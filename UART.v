==> flow/design.v <==
module BAUD_generator(clk,B_clk);
input clk;
output reg B_clk = 0;
parameter clk_rate = 10_000_000; 
parameter BAUD_rate = 9600;
parameter divisor = (clk_rate/(BAUD_rate * 16)) - 1;  
parameter cnt_width = $clog2(divisor);
reg [cnt_width - 1: 0] counter = 0;
always@(posedge clk) 
begin	
	if(counter == divisor[cnt_width - 1: 0])
	begin
		counter <= 0;
		B_clk <= ~B_clk;
	end
	else 
		counter <= counter + 1;
end
endmodule
`timescale 1ns/ 1ps
module UART #(
parameter data_width = 8
)(
input clk,
input tx_rx_enable,
input tx_rx_start,
output wire tx_out,
input rx_in,
input [data_width-1:0] tx_data,
output [data_width-1:0] rx_received_data,
output valid,
output busy
);
wire Ux_clk;
BAUD_generator #(.BAUD_rate(9600))baud(.clk(clk),.B_clk(Ux_clk));
UART_transmitter transmit(.clk(clk),.tx_enable(tx_rx_enable),.tx_start(tx_rx_start),.tx_data_in(tx_data),.tx_out(tx_out),.busy(busy),.valid(valid));
UART_receiver receive(.clk(clk),.rx_enable(tx_rx_enable),.rx_start(tx_rx_start),.rx_in(rx_in),.rx_received_data(rx_received_data));
endmodule
module UART_receiver #(
parameter data_width = 8)(clk,rx_enable,rx_start,rx_in,rx_received_data);
input clk,rx_enable,rx_start;
input rx_in;
output reg [data_width-1:0] rx_received_data;
localparam data_width_len = (data_width-1) + 3'd3;
reg [1:0] state = 0;
reg [data_width_len:0] data_received = 0;  
reg [4:0] count;
localparam IDLE = 0;
localparam START = 1;
localparam RECEIVE_DATA = 2;
localparam END = 3;
always@(posedge clk or posedge rx_enable)
begin
	if(rx_enable)
	begin
		count <= 0;
		rx_received_data <= 0;
		state <= IDLE;
	end
	else
	begin
		case(state)
			IDLE:
				begin
					if(rx_start) begin
						count <= data_width_len;
						state <= START;
					end
					else begin
						state <= IDLE;
						end
				end
			START:
				begin
					state <= RECEIVE_DATA;
				end
			RECEIVE_DATA:
				begin
					data_received[count] <= rx_in;
					if(count == 0) state <= END;
					else count <= count - 1;
				end
			END:
				begin
					rx_received_data <= data_received[data_width_len:1];
					state <= IDLE;
				end
		endcase
	end
end
endmodule
module UART_transmitter #(
parameter data_width = 8)(clk,tx_enable,tx_start,tx_data_in,tx_out,busy,valid);
input clk,tx_enable,tx_start;
input [data_width-1:0] tx_data_in;
output reg tx_out,busy,valid;
localparam data_width_len = (data_width - 1) + 3'd3;
reg [1:0] state = 0;
reg [7:0] saved_data = 0;
reg [data_width_len:0] data_send = 0;  
reg [4:0] count;
wire parity;
assign parity = ^tx_data_in;
localparam IDLE = 0;
localparam START = 1;
localparam SEND_DATA = 2;
localparam END = 3;
always@(posedge clk)
begin
	if(tx_enable)
	begin
		count <= 0;
		data_send <= 0;
		tx_out <= 1;
		state <= IDLE;
		busy <= 0;
		valid <= 0;
	end
	else
	begin
		case(state)
			IDLE:
				begin
					tx_out <= 1;
					busy <= 0;
					valid <= 0;
					if(tx_start) begin
						count <= data_width_len;
						state <= START;
					end
					else begin
						state <= IDLE;
						end
				end
			START:
				begin
					data_send <= {1'b0,tx_data_in,parity,1'b1};
					busy <= 1;
					state <= SEND_DATA;
				end
			SEND_DATA:
				begin
					tx_out <= data_send[count];
					if(count == 0) state <= END;
					else count <= count - 1;
				end
			END:
				begin
					busy <= 0;
					valid <= 1;
					state <= IDLE;
				end
		endcase
	end
end
endmodule
---- Reports on UART ----
What the tools print for UART, step after step.
Lines are those of the file above, counted from 1.
Library cell names are shortened.
The mark - stands for no value.
set-up
  top module .............................. UART
  clock input ............................. clk
  standard-cell library ................... sky130hd
  library corner .......................... tt_025C_1v80

---- Elaborated design ----
Counts by Yosys on the flattened word-level netlist (proc, flatten, opt, wreduce; memories kept). Register bits leave out memories and registers merged into their read ports (data or address). Print and check cells are left out.
storage and ports
  bits in registers ....................... 46
  input port bits ......................... 12
  output and inout bits ................... 11
  cells after elaboration ................. 65
operators by class
  add/subtract/negate cells ............... 3
  equality and inequality tests ........... 12
  shifts and indexed selects .............. 3
  muxes and demuxes ....................... 14
  bitwise gates (word level) .............. 5
  reductions and logical operators ........ 18
operators with widths
  kind                                                              number
  5-bit case mux with 2-bit select                                  2
  2-bit case mux with 4-bit select                                  2
  5-bit two-way mux                                                 3
  1-bit by 6-bit variable shift with 11-bit output                  1
  1-bit by 6-bit variable shift with 11-bit output with constant A  1
  11-bit AND                                                        1
  11-bit OR                                                         1
  11-bit by 5-bit variable part select with 1-bit output            1
  11-bit inverter                                                   1
  11-bit two-way mux                                                1
  5-bit by 1-bit subtractor with 5-bit output with constant B       2
  5-bit zero test                                                   2
  2-bit equality test with constant B                               4
  2-bit != test with constant B                                     4
  2-bit nonzero test                                                4
  4-bit nonzero test                                                2
  8-bit XOR reduction                                               1
  2-bit AND reduction                                               3
  3-bit AND reduction                                               2
  5-bit negator with 6-bit output                                   1
  1-bit case mux with 2-bit select                                  3
  2-bit by 1-bit equality test with 1-bit output with constant B    2
  2-bit by 1-bit != test with 1-bit output with constant B          2
  2-bit zero test                                                   2
  2-bit two-way mux                                                 2
  3-bit OR reduction                                                1
  1-bit inverter                                                    2
  2-bit OR reduction                                                1
  1-bit two-way mux                                                 1

---- Logic depth ----
Longest topological path by Yosys (ltp), each cell counted once; first at word level (registers and memories cut), then after technology mapping (sequential cells cut; the memories' decode and read muxes count).
logic depth
  word-level depth ........................ 6
  ABC_AREA ................................ 0
  gate-level depth with buffers ........... 10
  mapped depth without buffers ............ 8

---- Mapped cells and area ----
Yosys stat after the flow's synthesis: flattened, memories mapped to cells. It holds for the ABC_AREA given above (unset counts as 0); a run with the other value may have another netlist.
Totals and module areas in this step are rounded.
mapped netlist
  cell count .............................. 236
  synthesis area .......................... 2400 um2
  sequential area ......................... 1000 um2
  mapped flip-flops ....................... 43
  buffer cells ............................ 11
cell types
  cell      number  area in all (um2)
  dfxtp_1   20      400.384
  dfrtp_1   15      375.36
  edfxtp_1  8       240.23
  ha_1      15      187.68
  mux2i_1   17      170.163
  mux2_1    13      146.39
  nor2_1    24      90.086
  xnor2_1   9       78.826
  inv_1     15      56.304
  nand2_1   15      56.304
  a21oi_1   8       40.038
  o221ai_1  4       35.034
  o21ai_1   6       30.029
  nor2b_1   4       25.024
  nor4b_4   1       23.773
  a211oi_1  3       22.522
  clkbuf_1  6       22.522
  mux4_2    1       22.522
Other cell types: 34; their cells: 52.
By module: a second synthesis without flattening, with its own total; a netlist apart from the flattened one above.
second synthesis, totals
  cells (unflattened synthesis) ........... 231
  area (unflattened synthesis) ............ 2400 um2
Each row is one instance without its submodules.
by module
  module            instances  cells  area (um2)
  UART_receiver     1          126    1300
  UART_transmitter  1          105    1000
  UART              1          0      0.0

---- Timing after synthesis ----
Source: OpenSTA report_checks on the synthesized netlist (no wires, ideal clock, input and output delay 20% of the period each), path of least setup slack; recovery checks are left aside. Register names are those of the netlist, which keeps one name where synthesis merged equal registers.
timing after synthesis
  kind .................................... reg-to-reg
  start ................................... reg receive.count[0]
  end ..................................... reg receive.data_received[4]
  clock period ............................ 3190 ps
  library setup time ...................... 262 ps
  launch time at the first pin ............ 0 ps
  arrival time ............................ 2519 ps
  data required time ...................... 2928 ps
  path slack .............................. 409 ps
  path delay .............................. 2781 ps
  stages on the path ...................... 11
  path buffers ............................ 2
  synthesis period reached ................ 2781 ps
"path delay" is the arrival time less input delay plus setup time.
"stages on the path" counts driving pins, that of a launching flip-flop among them; a cell with two outputs on the path counts twice.
"synthesis period reached" = period - worst setup slack (recovery checks aside). The figure is calculated, with input and output delays left at 20% of the set period.
Between the ends stands the longest chain of elaborated cells between them, by number of cells; it is not shown to be the way that was timed. Of several equally long chains one is given.
Each line given opens the expression or statement behind the cell; cells for indexed reads and writes are added by Yosys, which also makes memories of some case tables.
At most two assigning lines are given for a register; there are more.
on the way, after synthesis
  cells stage by stage .................... dfrtp_1 buf_6 inv_1 ha_1 buf_2 nor3b_1 ha_1 nor3b_4 or3b_1 o21ai_1 mux2_1
  cells in the longest elaborated chain ... 6
ends and longest elaborated chain, after synthesis
  item                                              RTL line  source
  from (decl)                                       47        reg [4:0] count;
  from (assign)                                     66        count <= data_width_len;
  from (assign)                                     81        else count <= count - 1;
  5-bit negator with 6-bit output                   79        data_received[count] <= rx_in;
  1-bit by 6-bit variable shift with 11-bit output  79
  11-bit inverter                                   79
  11-bit AND                                        79
  11-bit OR                                         79
  11-bit two-way mux                                62        case(state)
  to (assign)                                       79
  to (decl)                                         46        reg [data_width_len:0] data_received = 0;

---- Path in the finished layout ----
Path of least setup slack in the final report of record 1 (OpenROAD, finished layout, wires in). Where an end is a register, its clock arrival counts in the times.
The path's times are printed in steps of 10 ps; the period is the one set.
timing after layout
  kind .................................... reg-to-reg
  start ................................... reg receive.count[0]
  end ..................................... reg receive.data_received[4]
  clock period ............................ 4290 ps
  library setup time ...................... 250 ps
  launch time at the first pin ............ 290 ps
  arrival time ............................ 3120 ps
  data required time ...................... 4330 ps
  path slack .............................. 1220 ps
  stages on the path ...................... 9
  path buffers ............................ 0
Between the ends stands the longest chain of elaborated cells between them, by number of cells; it is not shown to be the way that was timed. Of several equally long chains one is given.
At most two assigning lines are given for a register; there are more.
on the way, after layout
  cells stage by stage .................... dfrtp_1 inv_1 ha_1 nor3b_1 ha_1 nor3b_4 or3b_1 o21ai_1 mux2_1
  cells in the longest elaborated chain ... 6
ends and longest elaborated chain, after layout
  item                                              RTL line  source
  from (decl)                                       47        reg [4:0] count;
  from (assign)                                     66        count <= data_width_len;
  from (assign)                                     81        else count <= count - 1;
  5-bit negator with 6-bit output                   79        data_received[count] <= rx_in;
  1-bit by 6-bit variable shift with 11-bit output  79
  11-bit inverter                                   79
  11-bit AND                                        79
  11-bit OR                                         79
  11-bit two-way mux                                62        case(state)
  to (assign)                                       79
  to (decl)                                         46        reg [data_width_len:0] data_received = 0;

Add stored flow runs of UART

UART through Yosys and OpenROAD on sky130hd: 2 stored runs, unordered, with their settings and measured results. The constraints put input and output delay at 20% of the set period each and load the outputs with 0.01 pF.
"achieved period": clock period set for the run, less the worst setup slack. It is reckoned from that one timing run; input and output delays stay at 20% of the period that was set.
"time on the worst setup path" means the part of the period allowed to the worst setup path (the constraints hold back 20% at inputs and 20% at outputs) less its slack; where the path has registers, the arrival times of their clocks count too.
"power": no workload was simulated; the value follows from the tool's default switching activity.
"time on the worst setup path" is known to 10 ps.
Values from the reports are rounded here.

---- record 1 ----
settings
  period_ns = 4.29
  CORE_UTILIZATION = 50
  SETUP_SLACK_MARGIN = 0.34
  PLACE_DENSITY = 0.9
  CORE_ASPECT_RATIO = 1.1
  CORE_MARGIN = 2
  CELL_PAD_IN_SITES_GLOBAL_PLACEMENT = 1
  GPL_ROUTABILITY_DRIVEN = 1
  MAX_ROUTING_LAYER = met5
  CAP_MARGIN = 20
  SLEW_MARGIN = 20
results
  smallest setup slack .................... 1200 ps
  time on the worst setup path ............ 3070 ps
  type of the worst setup path ............ reg-to-reg
  achieved period ......................... 3072 ps
  worst-case hold slack ................... 480 ps
  setup TNS ............................... 0 ps
  standard-cell area of the final layout .. 2700 um2
  utilization of the finished layout ...... 59%
  power ................................... 1900 uW
  post-synthesis cell area ................ 2400 um2
  die outline area ........................ 5400 um2

---- record 2 ----
settings
  period_ns = 5.95
  CORE_UTILIZATION = 45
  SETUP_SLACK_MARGIN = 0.95
  PLACE_DENSITY = 0.65
  CORE_ASPECT_RATIO = 0.54
  CELL_PAD_IN_SITES_GLOBAL_PLACEMENT = 3
  GPL_TIMING_DRIVEN = 0
  CTS_CLUSTER_SIZE = 73
  CTS_CLUSTER_DIAMETER = 150
  SLEW_MARGIN = 25
  CAP_MARGIN = 20
  CORE_MARGIN = 2
results
  worst-case hold slack ................... 480 ps
  standard-cell area of the final layout .. 2800 um2
  post-synthesis cell area ................ 2400 um2
  achieved period ......................... 3121 ps
  power ................................... 1400 uW
  setup TNS ............................... 0 ps
  smallest setup slack .................... 2800 ps
  utilization of the finished layout ...... 55%
  die outline area ........................ 6000 um2
  time on the worst setup path ............ 3120 ps
  type of the worst setup path ............ reg-to-reg
